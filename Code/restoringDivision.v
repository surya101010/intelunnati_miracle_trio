==> flow/design.v <==
module restoringDivision(clk,rst,start,X,Y,valid,quot,rem);
input clk;
input rst;
input start;
input [7:0]X,Y;
output [7:0]quot,rem;
output valid;
reg [15:0] Z,next_Z,Z_temp,Z_temp1;
reg next_state, pres_state;
reg [3:0] count,next_count;
reg valid, next_valid;
parameter IDLE = 1'b0;
parameter START = 1'b1;
assign rem = Z[15:8];
assign quot = Z[7:0];
always @ (posedge clk or negedge rst)
begin
if(!rst)
begin
  Z          <= 16'd0;
  valid      <= 1'b0;
  pres_state <= 1'b0;
  count      <= 4'd0;
end
else
begin
  Z          <= next_Z;
  valid      <= next_valid;
  pres_state <= next_state;
  count      <= next_count;
end
end
always @ (*)
begin 
case(pres_state)
IDLE:
begin
next_count = 4'b0;
next_valid = 1'b0;
if(start)
begin
    next_state = START;
    next_Z     = {8'd0,X};
end
else
begin
    next_state = pres_state;
    next_Z     = 16'd0;
end
end
START:
begin
next_count = count + 1'b1;
Z_temp     = Z << 1;
Z_temp1    = {Z_temp[15:8]-Y,Z_temp[7:0]};
next_Z     = Z_temp1[15] ? {Z_temp[15:8],Z_temp[7:1],1'b0} : 
                          {Z_temp1[15:8],Z_temp[7:1],1'b1};
next_valid = (&count) ? 1'b1 : 1'b0; 
next_state = (&count) ? IDLE : pres_state;	
end
endcase
end
endmodule
# == Tool chain data of restoringDivision ==
# The steps from the RTL of restoringDivision to its reports follow in flow order.
# Lines are those of the file above, counted from 1.
# The mark n/a stands for no value.
# setup
top_module,restoringDivision
clock_port,clk
lib,sky130hd
lib_corner,tt_025C_1v80

# == Word-level counts ==
# Yosys after proc, flatten, opt, wreduce and memory -nomap, before mapping. Enables and synchronous resets that opt folds into registers are not counted as muxes. Memory bits, and registers merged into a memory's read port (data or address), are not among the register bits. Print and check cells are not counted. Equal cells are merged and count once.
# classes
bitwise,1
addsub,2
reduce_logical,1
n_mux,9
# ops
cell,count
16-bit parallel mux with 2-bit select,1
16-bit two-way mux,1
8-bit subtractor,1
4-bit parallel mux with 2-bit select,1
8-bit two-way mux,1
4-bit by 1-bit adder with 4-bit output with constant B,1
4-bit AND reduction,1
1-bit parallel mux with 2-bit select,2
1-bit two-way mux,3
1-bit inverter,1
# word_totals
input_bits,19
reg_bits,22
output_inout_bits,17

# == Depth ==
# Longest topological path by Yosys (ltp), each cell counted once; first at word level (registers and memories cut), then after technology mapping (sequential cells cut; the memories' decode and read muxes count).
# depth
ltp_word,3
ABC_AREA,0
ltp_mapped,9
ltp_nobuf,9

# == Netlist ==
# Source: synth_stat.txt of the flow (Yosys; design flattened, memories mapped). It holds for the ABC_AREA given above (unset counts as 0); a run with the other value may have another netlist.
# mapped
mapped_area_mm2,0.001255
mapped_cells,122
ffs,22
# types
cell_type,count
sky130_fd_sc_hd__dfrtp_1,22
sky130_fd_sc_hd__ha_1,8
sky130_fd_sc_hd__a22o_1,7
sky130_fd_sc_hd__inv_1,9
sky130_fd_sc_hd__a21oi_1,6
sky130_fd_sc_hd__nand2_1,8
sky130_fd_sc_hd__nand3_1,6
sky130_fd_sc_hd__nor2_1,7
sky130_fd_sc_hd__xnor2_1,3
sky130_fd_sc_hd__o21ai_0,5
sky130_fd_sc_hd__a211oi_1,3
sky130_fd_sc_hd__buf_6,2
sky130_fd_sc_hd__fa_1,1
sky130_fd_sc_hd__o21bai_4,1
sky130_fd_sc_hd__xor2_1,2
sky130_fd_sc_hd__a21o_1,2
sky130_fd_sc_hd__a311oi_2,1
sky130_fd_sc_hd__o221ai_2,1
# Other cell types: 23; their cells: 28.

# == Path before layout ==
# OpenSTA on the mapped netlist: ideal clock, no wires. The path of least setup slack (recovery checks aside). Input and output delay are each 20% of the period. Register names are those of the netlist, which keeps one name where synthesis merged equal registers.
# synth_path
kind,register to register
start,reg Z[7]
end,reg Z[14]
period_ns,2.32
delay_ns,1.999
stages,9
t_first_pin_ns,0.000
required_ns,2.192
path_buffers,0
arrival_ns,1.871
setup_time_ns,0.128
slack_ns,0.321
period_less_setup_slack_ns,1.999
# "delay_ns" = arrival - input delay + setup time.
# "stages": output pins that drive a net of the path, with the launching flip-flop's if there is one; two outputs of one cell count as two.
# "period_less_setup_slack_ns" = period - worst setup slack (recovery checks aside). The figure is calculated, with input and output delays left at 20% of the set period.
# Between the ends stands the longest chain of elaborated cells between them, by number of cells; it is not shown to be the way that was timed. Of several equally long chains one is given.
# Each line given opens the expression or statement behind the cell; cells for indexed reads and writes are added by Yosys, which also makes memories of some case tables.
# synth_via
cell_sequence,sky130_fd_sc_hd__dfrtp_1 -> sky130_fd_sc_hd__inv_1 -> sky130_fd_sc_hd__ha_1 -> sky130_fd_sc_hd__inv_1 -> sky130_fd_sc_hd__fa_1 -> sky130_fd_sc_hd__a211oi_1 -> sky130_fd_sc_hd__o41ai_1 -> sky130_fd_sc_hd__o32ai_1 -> sky130_fd_sc_hd__a21oi_1
elab_chain_len,3
# synth_rtl
item,line,source
"start, declared",8,"reg [15:0] Z,next_Z,Z_temp,Z_temp1;"
"start, assigned",20,Z          <= 16'd0;
"start, assigned",27,Z          <= next_Z;
8-bit subtractor,55,"Z_temp1    = {Z_temp[15:8]-Y,Z_temp[7:0]};"
16-bit two-way mux,56,"next_Z     = Z_temp1[15] ? {Z_temp[15:8],Z_temp[7:1],1'b0} :"
16-bit parallel mux with 2-bit select,35,case(pres_state)
"end, assigned",20,
"end, assigned",27,
"end, declared",8,

# == Path in the finished layout ==
# Path of least setup slack in the final report of run 1 (OpenROAD, finished layout, wires in). Where an end is a register, its clock arrival counts in the times.
# layout_path
kind,input to register
start,in Y[0]
end,reg Z[14]
path_buffers,1
arrival_ns,2.69
slack_ns,0.60
t_first_pin_ns,0.63
period_ns,3.15
setup_time_ns,0.11
required_ns,3.29
stages,8
input_delay_ns,0.63
# Between the ends stands the longest chain of elaborated cells between them, by number of cells; it is not shown to be the way that was timed. Of several equally long chains one is given.
# layout_via
cell_sequence,sky130_fd_sc_hd__clkdlybuf4s50_1 -> sky130_fd_sc_hd__ha_1 -> sky130_fd_sc_hd__inv_1 -> sky130_fd_sc_hd__fa_1 -> sky130_fd_sc_hd__a211oi_1 -> sky130_fd_sc_hd__o41ai_1 -> sky130_fd_sc_hd__o32ai_1 -> sky130_fd_sc_hd__a21oi_1
elab_chain_len,3
# layout_rtl
item,line,source
"start, declared",5,"input [7:0]X,Y;"
8-bit subtractor,55,"Z_temp1    = {Z_temp[15:8]-Y,Z_temp[7:0]};"
16-bit two-way mux,56,"next_Z     = Z_temp1[15] ? {Z_temp[15:8],Z_temp[7:1],1'b0} :"
16-bit parallel mux with 2-bit select,35,case(pres_state)
"end, assigned",20,Z          <= 16'd0;
"end, assigned",27,Z          <= next_Z;
"end, declared",8,"reg [15:0] Z,next_Z,Z_temp,Z_temp1;"

# Settings and measured results of 2 stored flow runs for module restoringDivision (sky130hd), not sorted in any way. The constraints put input and output delay at 20% of the set period each and load the outputs with 0.01 pF.
# "achieved_clock_period_ns": clock period set for the run, less the worst setup slack. It is reckoned from that one timing run; input and output delays stay at 20% of the period that was set.
# "worst_path_ns" means the part of the period allowed to the worst setup path (the constraints hold back 20% at inputs and 20% at outputs) less its slack; where the path has registers, the arrival times of their clocks count too.
# By "power.total_mw" is meant OpenSTA's value without simulated activity: inputs other than the clock are taken to toggle once in ten clock periods, and the tool carries that through the logic.
# A setting shown as -- is not set for that run.
run name,period_ns,CORE_UTILIZATION,CORE_ASPECT_RATIO,CELL_PAD_IN_SITES_DETAIL_PLACEMENT,ABC_AREA,GPL_TIMING_DRIVEN,CAP_MARGIN,MAX_ROUTING_LAYER,CORE_MARGIN,SLEW_MARGIN,SETUP_SLACK_MARGIN,PLACE_DENSITY_LB_ADDON,CELL_PAD_IN_SITES_GLOBAL_PLACEMENT,finish.utilization_frac,worst_path_ns,critical_path_kind,synthArea_mm2,design_die_area_mm2,fin_ws_ns,timing.setup.tns_ns,finalCellArea_mm2,achieved_clock_period_ns,power.total_mw
run 1,3.15,17,0.7,1,0,1,10,met5,2,20,--,--,--,0.246,1.92,input to register,0.001255,0.0080962,0.603,0.000,0.0017767,2.547,1.882
run 2,2.1,17,1.65,2,1,0,5,--,2,0,0.58,0.26,1,0.307,1.60,register to register,0.0012925,0.0083381,0.499,0.000,0.0022409,1.601,3.469
